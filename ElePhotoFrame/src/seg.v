==> flow/design.v <==
module seg (
    input wire [23:0] i_data,     
    input wire i_rst_n,           
    input wire i_clk,             
    output reg [7:0] SEG,         
    output reg [5:0] DIG          
);
localparam SCAN_DIG0 = 3'd0;   
localparam SCAN_DIG1 = 3'd1;   
localparam SCAN_DIG2 = 3'd2;   
localparam SCAN_DIG3 = 3'd3;   
localparam SCAN_DIG4 = 3'd4;   
localparam SCAN_DIG5 = 3'd5;   
reg [2:0] current_state;       
reg [2:0] next_state;          
reg [7:0] segment_data;        
always @(posedge i_clk or negedge i_rst_n) begin
    if (!i_rst_n)
        current_state <= SCAN_DIG0;
    else
        current_state <= next_state;
end
always @(*) begin
    case (current_state)
        SCAN_DIG0: next_state = SCAN_DIG1;
        SCAN_DIG1: next_state = SCAN_DIG2;
        SCAN_DIG2: next_state = SCAN_DIG3;
        SCAN_DIG3: next_state = SCAN_DIG4;
        SCAN_DIG4: next_state = SCAN_DIG5;
        SCAN_DIG5: next_state = SCAN_DIG0;
        default:   next_state = SCAN_DIG0;
    endcase
end
always @(posedge i_clk or negedge i_rst_n) begin
    if (!i_rst_n) begin
        DIG <= 6'b000000;   
    end else begin
        case (current_state)
            SCAN_DIG0: DIG <= 6'b100000;   
            SCAN_DIG1: DIG <= 6'b010000;   
            SCAN_DIG2: DIG <= 6'b000010;   
            SCAN_DIG3: DIG <= 6'b000001;   
            SCAN_DIG4: DIG <= 6'b001000;   
            SCAN_DIG5: DIG <= 6'b000100;   
            default:   DIG <= 6'b000000;   
        endcase
    end
end
function [7:0] hex_to_segment;
    input [3:0] hex_digit;
    begin
        case (hex_digit)
            4'h0: hex_to_segment = ~8'b11000000;   
            4'h1: hex_to_segment = ~8'b11111001;   
            4'h2: hex_to_segment = ~8'b10100100;   
            4'h3: hex_to_segment = ~8'b10110000;   
            4'h4: hex_to_segment = ~8'b10011001;   
            4'h5: hex_to_segment = ~8'b10010010;   
            4'h6: hex_to_segment = ~8'b10000010;   
            4'h7: hex_to_segment = ~8'b11111000;   
            4'h8: hex_to_segment = ~8'b10000000;   
            4'h9: hex_to_segment = ~8'b10010000;   
            4'ha: hex_to_segment = ~8'b10001000;   
            4'hb: hex_to_segment = ~8'b10000011;   
            4'hc: hex_to_segment = ~8'b11000110;   
            4'hd: hex_to_segment = ~8'b10100001;   
            4'he: hex_to_segment = ~8'b10000110;   
            4'hf: hex_to_segment = ~8'b10001110;   
            default: hex_to_segment = ~8'b11000000;   
        endcase
    end
endfunction
always @(posedge i_clk or negedge i_rst_n) begin
    if (!i_rst_n) begin
        SEG <= 8'b00000000;   
    end else begin
        case (current_state)
            SCAN_DIG0: SEG <= hex_to_segment(i_data[3:0]);      
            SCAN_DIG1: SEG <= hex_to_segment(i_data[7:4]);      
            SCAN_DIG2: SEG <= hex_to_segment(i_data[11:8]);     
            SCAN_DIG3: SEG <= hex_to_segment(i_data[15:12]);    
            SCAN_DIG4: SEG <= hex_to_segment(i_data[19:16]);    
            SCAN_DIG5: SEG <= hex_to_segment(i_data[23:20]);    
            default:   SEG <= 8'b00000000;                     
        endcase
    end
end
endmodule
[Step by step through the tools: seg]
What the tools print for seg, step after step.
Line numbers count from 1 in the design file above.
Operators: Yosys type, input widths -> output width; for muxes data width and select width s.
Not given: --
Set-up
  top: seg
  clock: i_clk
  library: sky130hd
  library corner: tt_025C_1v80

[After elaboration]
Source: Yosys, flattened and elaborated, memories not mapped. Widths are those after wreduce; folded enables and synchronous resets count as part of the registers. Registers that Yosys merges into a memory's read port (data or address) are not register bits. Print and check cells do not count. Equal cells are merged and count once.
Memory sizes are those after Yosys's memory passes, which may raise the word count (mostly to a power of two), join words into wider ones and drop unused or constant bits.
Storage and ports
  bits in read-only memories: 672
  input bits: 26
  memories kept: 6
  output and inout bits: 14
  elaborated cells: 18
  register bits after elaboration: 17
Cells by class
  reductions and logical operators: 1
  multiplexer cells: 3
  equality and inequality tests: 5
Memory list
  (name not given): depth 16, width 7, read ports 1, write ports 0, line 52  | case (hex_digit)
  (name not given): depth 16, width 7, read ports 1, write ports 0, line 52
  (name not given): depth 16, width 7, read ports 1, write ports 0, line 52
  (name not given): depth 16, width 7, read ports 1, write ports 0, line 52
  (name not given): depth 16, width 7, read ports 1, write ports 0, line 52
  (name not given): depth 16, width 7, read ports 1, write ports 0, line 52
Operators with widths (number)
  $pmux 8 s6: 1
  $pmux 6 s6: 1
  $pmux 3 s5: 1
  $eq 3x2->1 const B: 2
  $eq 3x3->1 const B: 2
  $eq 3x1->1 const B: 1
  $logic_not 3->1: 1

[Longest topological paths]
Yosys ltp: most cells in a row. Word level: on the elaborated netlist, between registers, memories and ports. Mapped: between sequential cells and ports; inverters and the memories' decode and read muxes count.
Logic depth
  depth in word-level cells: 2
  ABC_AREA: 0
  mapped depth: 6
  mapped depth without buffers: 6

[Synthesis result]
The flow's flattened synthesis, as Yosys stat reports it; memories are mapped. The netlist is that of the ABC_AREA named above (0 if unset); the other value can give another one.
Synthesis totals
  buffers: 17
  flip-flop cells: 19
  synthesis area: 2183.3 um^2
  area of sequential cells: 476.7 um^2
  mapped cells: 244
Cells by type
  sky130_fd_sc_hd__dfrtp_1: number 18, total area 450.432 um^2
  sky130_fd_sc_hd__ha_1: number 36, total area 450.432 um^2
  sky130_fd_sc_hd__inv_1: number 25, total area 93.84 um^2
  sky130_fd_sc_hd__mux2_2: number 8, total area 90.086 um^2
  sky130_fd_sc_hd__mux2i_1: number 9, total area 90.086 um^2
  sky130_fd_sc_hd__mux4_2: number 4, total area 90.086 um^2
  sky130_fd_sc_hd__nand2_1: number 16, total area 60.058 um^2
  sky130_fd_sc_hd__o21ai_0: number 12, total area 60.058 um^2
  sky130_fd_sc_hd__nor2b_1: number 9, total area 56.304 um^2
  sky130_fd_sc_hd__a32oi_1: number 6, total area 52.55 um^2
  sky130_fd_sc_hd__o211ai_1: number 5, total area 37.536 um^2
  sky130_fd_sc_hd__a221oi_1: number 4, total area 35.034 um^2
  sky130_fd_sc_hd__buf_2: number 7, total area 35.034 um^2
  sky130_fd_sc_hd__o22ai_1: number 5, total area 31.28 um^2
  sky130_fd_sc_hd__a211oi_1: number 4, total area 30.029 um^2
  sky130_fd_sc_hd__a21oi_1: number 6, total area 30.029 um^2
  sky130_fd_sc_hd__buf_4: number 4, total area 30.029 um^2
  sky130_fd_sc_hd__nor3_1: number 6, total area 30.029 um^2
Other cell types: 30; their cells: 60.

[Worst setup path after synthesis]
Path of least setup slack by OpenSTA after synthesis, without wires, with an ideal clock, recovery checks aside; 20% of the period is set as input and as output delay. Where synthesis merged equal registers, the netlist keeps one of their names.
Timing path after synthesis
  path type: in2reg
  start point: input port i_data[4]
  end point: register SEG[3]
  input delay: 0.334 ns
  setup slack: 0.057 ns
  path buffers: 0
  delay of the path: 1.279 ns
  stages on the path: 6
  arrival time: 1.482 ns
  setup time: 0.131 ns
  clock period: 1.67 ns
  time at the first pin: 0.334 ns
  data required time: 1.539 ns
  synthesis period reached: 1.613 ns
"delay of the path" = arrival - input delay + setup time.
"stages on the path" counts driving pins, that of a launching flip-flop among them; a cell with two outputs on the path counts twice.
"synthesis period reached" is the clock period less the worst setup slack; recovery checks do not enter. This is arithmetic on one report: input and output delays are still those of the set period (20% each).
The rows between start and end are the longest chain of elaborated cells between them; the timing report does not say that the signal goes this way. Where chains are equally long, one stands for them.
Each line given opens the expression or statement behind the cell; cells for indexed reads and writes are added by Yosys, which also makes memories of some case tables.
A memory read counts as a cell of the chain, while the word-level depth stops at memories.
At most two assigning lines are given for a register; there are more.
Between the ends, after synthesis
  cells stage by stage: sky130_fd_sc_hd__inv_1 sky130_fd_sc_hd__ha_1 sky130_fd_sc_hd__or2_2 sky130_fd_sc_hd__a32oi_1 sky130_fd_sc_hd__o21ai_0 sky130_fd_sc_hd__or3_1
  length of the longest elaborated chain: 2
  elaborated cells on any way between the ends: 2
  source lines of those cells: 2
  classes of those cells: 1 x mux; 1 x memory
RTL lines, path after synthesis
  start: declaration: line 2  | input wire [23:0] i_data,
  $mem_v2 16x7: line 52  | case (hex_digit)
  $pmux 8 s6: line 77  | case (current_state)
  end: assignment: line 78  | SCAN_DIG0: SEG <= hex_to_segment(i_data[3:0]);
  end: assignment: line 79  | SCAN_DIG1: SEG <= hex_to_segment(i_data[7:4]);
  end: declaration: line 5  | output reg [7:0] SEG,

[Path in the finished layout]
From the final timing report of run 2: the path of least setup slack in the routed layout; clock arrival at registers is part of the times.
Timing path post-layout
  path type: in2reg
  start point: input port i_data[9]
  end point: register SEG[3]
  setup slack: 0.02 ns
  data required time: 2.16 ns
  stages on the path: 7
  arrival time: 2.15 ns
  path buffers: 1
  setup time: 0.05 ns
  input delay: 0.38 ns
  clock period: 1.9 ns
  time at the first pin: 0.38 ns
The rows between start and end are the longest chain of elaborated cells between them; the timing report does not say that the signal goes this way. Where chains are equally long, one stands for them.
A memory read counts as a cell of the chain, while the word-level depth stops at memories.
At most two assigning lines are given for a register; there are more.
Between the ends, post-layout
  cells stage by stage: sky130_fd_sc_hd__clkdlybuf4s50_1 sky130_fd_sc_hd__inv_1 sky130_fd_sc_hd__ha_1 sky130_fd_sc_hd__inv_1 sky130_fd_sc_hd__mux4_2 sky130_fd_sc_hd__o22ai_1 sky130_fd_sc_hd__or3_1
  length of the longest elaborated chain: 2
  elaborated cells on any way between the ends: 2
  source lines of those cells: 2
  classes of those cells: 1 x mux; 1 x memory
RTL lines, path post-layout
  start: declaration: line 2  | input wire [23:0] i_data,
  $mem_v2 16x7: line 52  | case (hex_digit)
  $pmux 8 s6: line 77  | case (current_state)
  end: assignment: line 78  | SCAN_DIG0: SEG <= hex_to_segment(i_data[3:0]);
  end: assignment: line 79  | SCAN_DIG1: SEG <= hex_to_segment(i_data[7:4]);
  end: declaration: line 5  | output reg [7:0] SEG,

Subject: flow runs of seg

Hi,

Measured results for seg: 2 stored runs of the Yosys and OpenROAD flow on sky130hd. The settings differ; the order carries no meaning. The constraints put input and output delay at 20% of the set period each and load the outputs with 0.01 pF.
"achieved clock period (ns)" = clock period - worst setup slack. The figure is calculated, with input and output delays left at 20% of the set period.
"worst setup path time (ns)": the worst setup path's part of the clock period (all of it between registers, 20% less for each end at a port) less its slack. A launch clock that arrives late makes it longer, a capture clock that arrives late makes it shorter.
"finish__power__total" rests on the timing tool's default activity at the inputs, not on a simulated workload.

Flow files of run 1
==> flow/run.sh <==
#!/bin/bash
# the make line also repeats the synthesis and layout settings of config.mk as NAME=value (left out here)
make -C /OpenROAD-flow-scripts/flow DESIGN_CONFIG=/design/flow/config.mk WORK_HOME=/design/flow/orfs CLKGATE_MAP_FILE= finish
==> flow/config.mk <==
export PLATFORM = sky130hd
export DESIGN_NAME = seg
export DESIGN_NICKNAME = seg
export VERILOG_FILES = /design/flow/design.v
export SDC_FILE = /design/flow/constraint.sdc
export NUM_CORES = 4
export LEC_CHECK = 0
export CAP_MARGIN = 20
export CELL_PAD_IN_SITES_GLOBAL_PLACEMENT = 1
export CORE_ASPECT_RATIO = 1.31
export CORE_MARGIN = 2
export CORE_UTILIZATION = 67
export GPL_TIMING_DRIVEN = 0
export SLEW_MARGIN = 20
==> flow/constraint.sdc <==
create_clock -name core_clock -period 2.2 [get_ports {i_clk}]
set_input_delay 0.4400 -clock core_clock [delete_from_list [all_inputs] [get_ports {i_clk}]]
set_output_delay 0.4400 -clock core_clock [all_outputs]
set_load 0.01 [all_outputs]

report of run 1: did not finish, place, GPL-0301

Flow files of run 2
==> flow/run.sh <==
#!/bin/bash
# the make line also repeats the synthesis and layout settings of config.mk as NAME=value (left out here)
make -C /OpenROAD-flow-scripts/flow DESIGN_CONFIG=/design/flow/config.mk WORK_HOME=/design/flow/orfs CLKGATE_MAP_FILE= finish
==> flow/config.mk <==
export PLATFORM = sky130hd
export DESIGN_NAME = seg
export DESIGN_NICKNAME = seg
export VERILOG_FILES = /design/flow/design.v
export SDC_FILE = /design/flow/constraint.sdc
export NUM_CORES = 4
export LEC_CHECK = 0
export CAP_MARGIN = 20
export CORE_MARGIN = 2
export CORE_UTILIZATION = 61
export SLEW_MARGIN = 20
==> flow/constraint.sdc <==
create_clock -name core_clock -period 1.9 [get_ports {i_clk}]
set_input_delay 0.3800 -clock core_clock [delete_from_list [all_inputs] [get_ports {i_clk}]]
set_output_delay 0.3800 -clock core_clock [all_outputs]
set_load 0.01 [all_outputs]

report of run 2
yosys chip area after synthesis (um^2): 2183.3
finish__design__die__area: 4073.6
finish__design__instance__area__stdcell: 3067.9
finish__design__instance__utilization: 0.9051
finish__timing__setup__ws: 0.016
finish__timing__setup__tns: 0.000
finish__timing__hold__ws: 0.315
finish__power__total: 1.062e-03
achieved clock period (ns): 1.884
worst setup path time (ns): 1.50
worst setup path kind: in2reg

Regards
