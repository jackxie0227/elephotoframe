==> flow/design.v <==
module vga
(
    input wire [7:0] W,
    input wire [7:0] H,
    input wire [9:0] STARTROW,
    input wire [9:0] STARTCOL,
    input  wire        clk,            
    input  wire [7:0]  state,          
    output reg         spram_rd_sig,   
    output wire [11:0]  xpos,           
    output wire [11:0]  ypos,           
    output reg  [11:0] x_counter,
    output reg  [11:0] y_counter,
    output wire        VGA_HS,         
    output wire        VGA_VS          
);
    localparam H_TOTAL  = 1040;      
    localparam H_SYNC   = 120;       
    localparam H_BACK   = 64;        
    localparam H_DISP   = 800;       
    localparam H_FRONT  = 56;        
    localparam V_TOTAL  = 660;       
    localparam V_SYNC   = 6;         
    localparam V_BACK   = 23;        
    localparam V_DISP   = 600;       
    localparam V_FRONT  = 37;        
    localparam H_START  = H_SYNC + H_BACK;          
    localparam H_END    = H_START + H_DISP;         
    localparam V_START  = V_SYNC + V_BACK;          
    localparam V_END    = V_START + V_DISP;         
    initial begin
        x_counter = 12'd0;
        y_counter = 12'd0;
        spram_rd_sig = 0;
    end
    always @(posedge clk) begin
        if (state == 8'h01 || state == 8'h02) begin  
            x_counter <= 12'd0;
            y_counter <= 12'd0;
        end
        else if (state == 8'h03) begin
            if (x_counter == H_TOTAL - 1) begin
                x_counter <= 12'd0;  
                if (y_counter == V_TOTAL - 1) begin
                    y_counter <= 12'd0;  
                end
                else begin
                    y_counter <= y_counter + 1'b1;  
                end
            end
            else begin
                x_counter <= x_counter + 1'b1;  
            end
        end
    end
    always @(posedge clk) begin
        if (xpos == H_DISP 
        && ypos >= STARTROW - 1 && ypos < STARTROW + H - 1) begin
            spram_rd_sig <= 1;
        end
        else begin
            spram_rd_sig <= 0;
        end
    end
    assign VGA_HS = ~(x_counter < H_SYNC);      
    assign VGA_VS = ~(y_counter < V_SYNC);      
    assign xpos = x_counter - H_START;          
    assign ypos = y_counter - V_START;          
endmodule
## Reports on vga

Tool output for the design above, in the order of the flow.
Lines are those of the file above, counted from 1.
The mark n/a stands for no value.

| set-up | value |
|---|---|
| top module | vga |
| clock port | clk |
| standard-cell library | sky130hd |
| library corner | tt_025C_1v80 |

## Word level

Counts by Yosys on the flattened word-level netlist (proc, flatten, opt, wreduce; memories kept). Register bits leave out memories and registers merged into their read ports (data or address); mux counts leave out enables and synchronous resets folded into registers. Print and check cells are left out. Cells with the same type and inputs are merged into one.

| bit counts | value |
|---|---|
| bits in registers | 25 |
| input port bits | 45 |
| output and inout bits | 51 |
| word-level cells | 29 |

| operators by class | value |
|---|---|
| $add $sub $neg | 7 |
| $lt $le $gt $ge | 4 |
| equal/unequal tests | 6 |
| mux-type cells | 3 |
| bitwise gates (word level) | 2 |
| reduce/logical cells | 4 |

Operators by type and width:

| operator | number |
|---|---|
| 12-bit by 32-bit >= comparator with 1-bit output | 1 |
| 12-bit by 32-bit < comparator with 1-bit output | 1 |
| 12-bit by 1-bit adder with 12-bit output with constant B | 2 |
| 12-bit by 10-bit equality test with 1-bit output with constant B | 2 |
| 12-bit 2-to-1 mux | 2 |
| 8-bit by 2-bit equality test with 1-bit output with constant B | 2 |
| 11-bit by 1-bit subtractor with 12-bit output with constant B | 1 |
| 12-bit by 11-bit equality test with 1-bit output with constant B | 1 |
| 12-bit by 3-bit < comparator with 1-bit output with constant B | 1 |
| 12-bit by 5-bit subtractor with 12-bit output with constant B | 1 |
| 12-bit by 7-bit < comparator with 1-bit output with constant B | 1 |
| 12-bit by 8-bit subtractor with 12-bit output with constant B | 1 |
| 10-bit by 1-bit subtractor with 11-bit output with constant B | 1 |
| 10-bit by 8-bit adder with 11-bit output | 1 |
| 8-bit by 1-bit equality test with 1-bit output with constant B | 1 |
| 1-bit logical AND | 2 |
| 1-bit inverter | 2 |
| 2-bit AND reduction | 1 |
| 1-bit logical OR | 1 |
| 1-bit 2-to-1 mux | 1 |

## Longest topological paths

Depth = most cells in a row (Yosys ltp): at word level without a register or memory, in the mapped netlist without a sequential cell, where the memories' decode and read muxes count.

| logic depth | value |
|---|---|
| depth after elaboration | 5 |
| ABC_AREA | 0 |
| depth in mapped cells | 16 |
| mapped depth without buffers | 16 |

## Netlist

Yosys stat after the flow's synthesis: flattened, memories mapped to cells. It holds for the ABC_AREA given above (unset counts as 0); a run with the other value may have another netlist.
Totals and module areas in this step are rounded.

| mapped netlist | value |
|---|---|
| cells in the netlist | 373 |
| cell area after synthesis | 2,980 um^2 |
| area of sequential cells | 500 um^2 |
| flip-flops | 25 |
| buffer cells | 18 |

Cell types:

| cell type | number | area in all (um^2) |
|---|---|---|
| sky130_fd_sc_hd__ha_1 | 47 | 588.064 |
| sky130_fd_sc_hd__dfxtp_1 | 25 | 500.48 |
| sky130_fd_sc_hd__xnor2_1 | 24 | 210.202 |
| sky130_fd_sc_hd__xor2_1 | 24 | 210.202 |
| sky130_fd_sc_hd__inv_1 | 43 | 161.405 |
| sky130_fd_sc_hd__o21ai_0 | 19 | 95.091 |
| sky130_fd_sc_hd__nor2_1 | 24 | 90.086 |
| sky130_fd_sc_hd__nand2_1 | 22 | 82.579 |
| sky130_fd_sc_hd__a21oi_1 | 15 | 75.072 |
| sky130_fd_sc_hd__nor2_2 | 10 | 62.56 |
| sky130_fd_sc_hd__nor3_1 | 12 | 60.058 |
| sky130_fd_sc_hd__nand3_1 | 10 | 50.048 |
| sky130_fd_sc_hd__nand4_1 | 8 | 50.048 |
| sky130_fd_sc_hd__or3_1 | 7 | 43.792 |
| sky130_fd_sc_hd__nor4_4 | 2 | 42.541 |
| sky130_fd_sc_hd__buf_4 | 5 | 37.536 |
| sky130_fd_sc_hd__nor4_1 | 6 | 37.536 |
| sky130_fd_sc_hd__buf_6 | 3 | 33.782 |

Other cell types: 36; their cells: 67.

## Worst setup path after synthesis

OpenSTA on the mapped netlist: ideal clock, no wires. The path of least setup slack (recovery checks aside). Input and output delay are each 20% of the period. Register names are those of the netlist, which keeps one name where synthesis merged equal registers.

| timing after synthesis | value |
|---|---|
| path type | input -> register |
| from | in STARTROW[1] |
| to | reg spram_rd_sig |
| period | 3,540 ps |
| external input delay | 708 ps |
| library setup time | 92 ps |
| time at the first pin | 708 ps |
| arrival time | 3,250 ps |
| data required time | 3,448 ps |
| path slack | 198 ps |
| delay of the path | 2,634 ps |
| stages on the path | 16 |
| path buffers | 0 |
| synthesis period reached | 3,342 ps |

"delay of the path" is the arrival time less input delay plus setup time.
"stages on the path" counts driving pins, that of a launching flip-flop among them; a cell with two outputs on the path counts twice.
"synthesis period reached" = period - worst setup slack (recovery checks aside). The figure is calculated, with input and output delays left at 20% of the set period.
The rows between start and end are the longest chain of elaborated cells between them; the timing report does not say that the signal goes this way. Where chains are equally long, one stands for them.
A line is the first line of the expression or statement that the cell stems from. Yosys adds cells for indexed reads and writes and turns some case tables into memories.

| between the ends, after synthesis | value |
|---|---|
| cell sequence | sky130_fd_sc_hd__inv_1 > sky130_fd_sc_hd__ha_1 > sky130_fd_sc_hd__inv_1 > sky130_fd_sc_hd__ha_1 > sky130_fd_sc_hd__fa_1 > sky130_fd_sc_hd__a21oi_1 > sky130_fd_sc_hd__o22ai_1 > sky130_fd_sc_hd__nor2_1 > sky130_fd_sc_hd__xor2_1 > sky130_fd_sc_hd__ha_1 > sky130_fd_sc_hd__a21oi_1 > sky130_fd_sc_hd__o21ai_0 > sky130_fd_sc_hd__a211o_1 > sky130_fd_sc_hd__o2111ai_1 > sky130_fd_sc_hd__a21oi_1 > sky130_fd_sc_hd__nor4_1 |
| cells in the longest elaborated chain | 5 |
| elaborated cells on any way between the ends | 8 |
| RTL lines with such cells | 2 |
| classes of those cells | add/sub: 3; compare: 2; mux: 1; reduce/logical: 2 |

RTL lines, path after synthesis:

| what | line | source |
|---|---|---|
| start: declaration | 5 | `input wire [9:0] STARTROW,` |
| 10-bit by 8-bit adder with 11-bit output | 58 | `&& ypos >= STARTROW - 1 && ypos < STARTROW + H - 1) begin` |
| 11-bit by 1-bit subtractor with 12-bit output | 58 |  |
| 12-bit by 32-bit < comparator with 1-bit output | 58 |  |
| 1-bit logical AND | 57 | `if (xpos == H_DISP` |
| 1-bit 2-to-1 mux | 57 |  |
| end: assignment | 59 | `spram_rd_sig <= 1;` |
| end: assignment | 62 | `spram_rd_sig <= 0;` |
| end: declaration | 9 | `output reg         spram_rd_sig,` |

## Worst path after layout

Path of least setup slack in the final report of job 2 (OpenROAD, finished layout, wires in). Where an end is a register, its clock arrival counts in the times.
The path's times are printed in steps of 10 ps; the period is the one set.

| timing after layout | value |
|---|---|
| path type | input -> register |
| from | in STARTROW[1] |
| to | reg spram_rd_sig |
| period | 4,100 ps |
| external input delay | 820 ps |
| library setup time | 80 ps |
| time at the first pin | 820 ps |
| arrival time | 4,150 ps |
| data required time | 4,290 ps |
| path slack | 130 ps |
| stages on the path | 17 |
| path buffers | 1 |

The rows between start and end are the longest chain of elaborated cells between them; the timing report does not say that the signal goes this way. Where chains are equally long, one stands for them.

| between the ends, after layout | value |
|---|---|
| cell sequence | sky130_fd_sc_hd__clkdlybuf4s50_1 > sky130_fd_sc_hd__inv_1 > sky130_fd_sc_hd__ha_1 > sky130_fd_sc_hd__inv_1 > sky130_fd_sc_hd__ha_1 > sky130_fd_sc_hd__fa_1 > sky130_fd_sc_hd__a21oi_1 > sky130_fd_sc_hd__o22ai_1 > sky130_fd_sc_hd__nor2_1 > sky130_fd_sc_hd__xor2_1 > sky130_fd_sc_hd__ha_1 > sky130_fd_sc_hd__a21oi_1 > sky130_fd_sc_hd__o21ai_0 > sky130_fd_sc_hd__a211o_1 > sky130_fd_sc_hd__o2111ai_1 > sky130_fd_sc_hd__a21oi_1 > sky130_fd_sc_hd__nor4_1 |
| cells in the longest elaborated chain | 5 |
| elaborated cells on any way between the ends | 8 |
| RTL lines with such cells | 2 |
| classes of those cells | add/sub: 3; compare: 2; mux: 1; reduce/logical: 2 |

RTL lines, path after layout:

| what | line | source |
|---|---|---|
| start: declaration | 5 | `input wire [9:0] STARTROW,` |
| 10-bit by 8-bit adder with 11-bit output | 58 | `&& ypos >= STARTROW - 1 && ypos < STARTROW + H - 1) begin` |
| 11-bit by 1-bit subtractor with 12-bit output | 58 |  |
| 12-bit by 32-bit < comparator with 1-bit output | 58 |  |
| 1-bit logical AND | 57 | `if (xpos == H_DISP` |
| 1-bit 2-to-1 mux | 57 |  |
| end: assignment | 59 | `spram_rd_sig <= 1;` |
| end: assignment | 62 | `spram_rd_sig <= 0;` |
| end: declaration | 9 | `output reg         spram_rd_sig,` |

==> runs of vga <==
Top module vga; platform sky130hd; tools Yosys and OpenROAD; 2 stored runs in no particular order. Input and output delays are each 20% of the period that was set; the output load is 0.01 pF.
"achieved period": clock period set for the run, less the worst setup slack. It is reckoned from that one timing run; input and output delays stay at 20% of the period that was set.
"total power after layout" is the tool's figure for a default switching activity; nothing was simulated.
Values from the reports are rounded here.

## Job 1

==> flow/run.sh <==
#!/bin/bash
# the make line also repeats the synthesis and layout settings of config.mk as NAME=value (left out here)
make -C /OpenROAD-flow-scripts/flow DESIGN_CONFIG=/design/flow/config.mk WORK_HOME=/design/flow/orfs CLKGATE_MAP_FILE= finish
==> flow/config.mk <==
export PLATFORM = sky130hd
export DESIGN_NAME = vga
export DESIGN_NICKNAME = vga
export VERILOG_FILES = /design/flow/design.v
export SDC_FILE = /design/flow/constraint.sdc
export NUM_CORES = 4
export LEC_CHECK = 0
export CAP_MARGIN = 20
export CELL_PAD_IN_SITES_GLOBAL_PLACEMENT = 2
export CORE_MARGIN = 5
export CORE_UTILIZATION = 65
export GPL_ROUTABILITY_DRIVEN = 0
export PLACE_DENSITY = 0.36
export SLEW_MARGIN = 20
==> flow/constraint.sdc <==
create_clock -name core_clock -period 5.07 [get_ports {clk}]
set_input_delay 1.0140 -clock core_clock [delete_from_list [all_inputs] [get_ports {clk}]]
set_output_delay 1.0140 -clock core_clock [all_outputs]
set_load 0.01 [all_outputs]

Job 1: stopped before the end: placement reported GPL-0301

## Job 2

==> flow/run.sh <==
#!/bin/bash
# the make line also repeats the synthesis and layout settings of config.mk as NAME=value (left out here)
make -C /OpenROAD-flow-scripts/flow DESIGN_CONFIG=/design/flow/config.mk WORK_HOME=/design/flow/orfs CLKGATE_MAP_FILE= finish
==> flow/config.mk <==
export PLATFORM = sky130hd
export DESIGN_NAME = vga
export DESIGN_NICKNAME = vga
export VERILOG_FILES = /design/flow/design.v
export SDC_FILE = /design/flow/constraint.sdc
export NUM_CORES = 4
export LEC_CHECK = 0
export CAP_MARGIN = 20
export CORE_MARGIN = 2
export CORE_UTILIZATION = 40
export SETUP_SLACK_MARGIN = -0.12
export SLEW_MARGIN = 20
==> flow/constraint.sdc <==
create_clock -name core_clock -period 4.1 [get_ports {clk}]
set_input_delay 0.8200 -clock core_clock [delete_from_list [all_inputs] [get_ports {clk}]]
set_output_delay 0.8200 -clock core_clock [all_outputs]
set_load 0.01 [all_outputs]

| result of job 2 | value |
|---|---|
| post-route setup TNS | 0 ps |
| standard-cell area after routing | 3,870 um^2 |
| post-synthesis cell area | 2,980 um^2 |
| total power after layout | 663 uW |
| achieved period | 3,967 ps |
| worst setup slack after layout | 133 ps |
| area inside the die boundary | 8,150 um^2 |
| utilization after routing | 53.7 % |
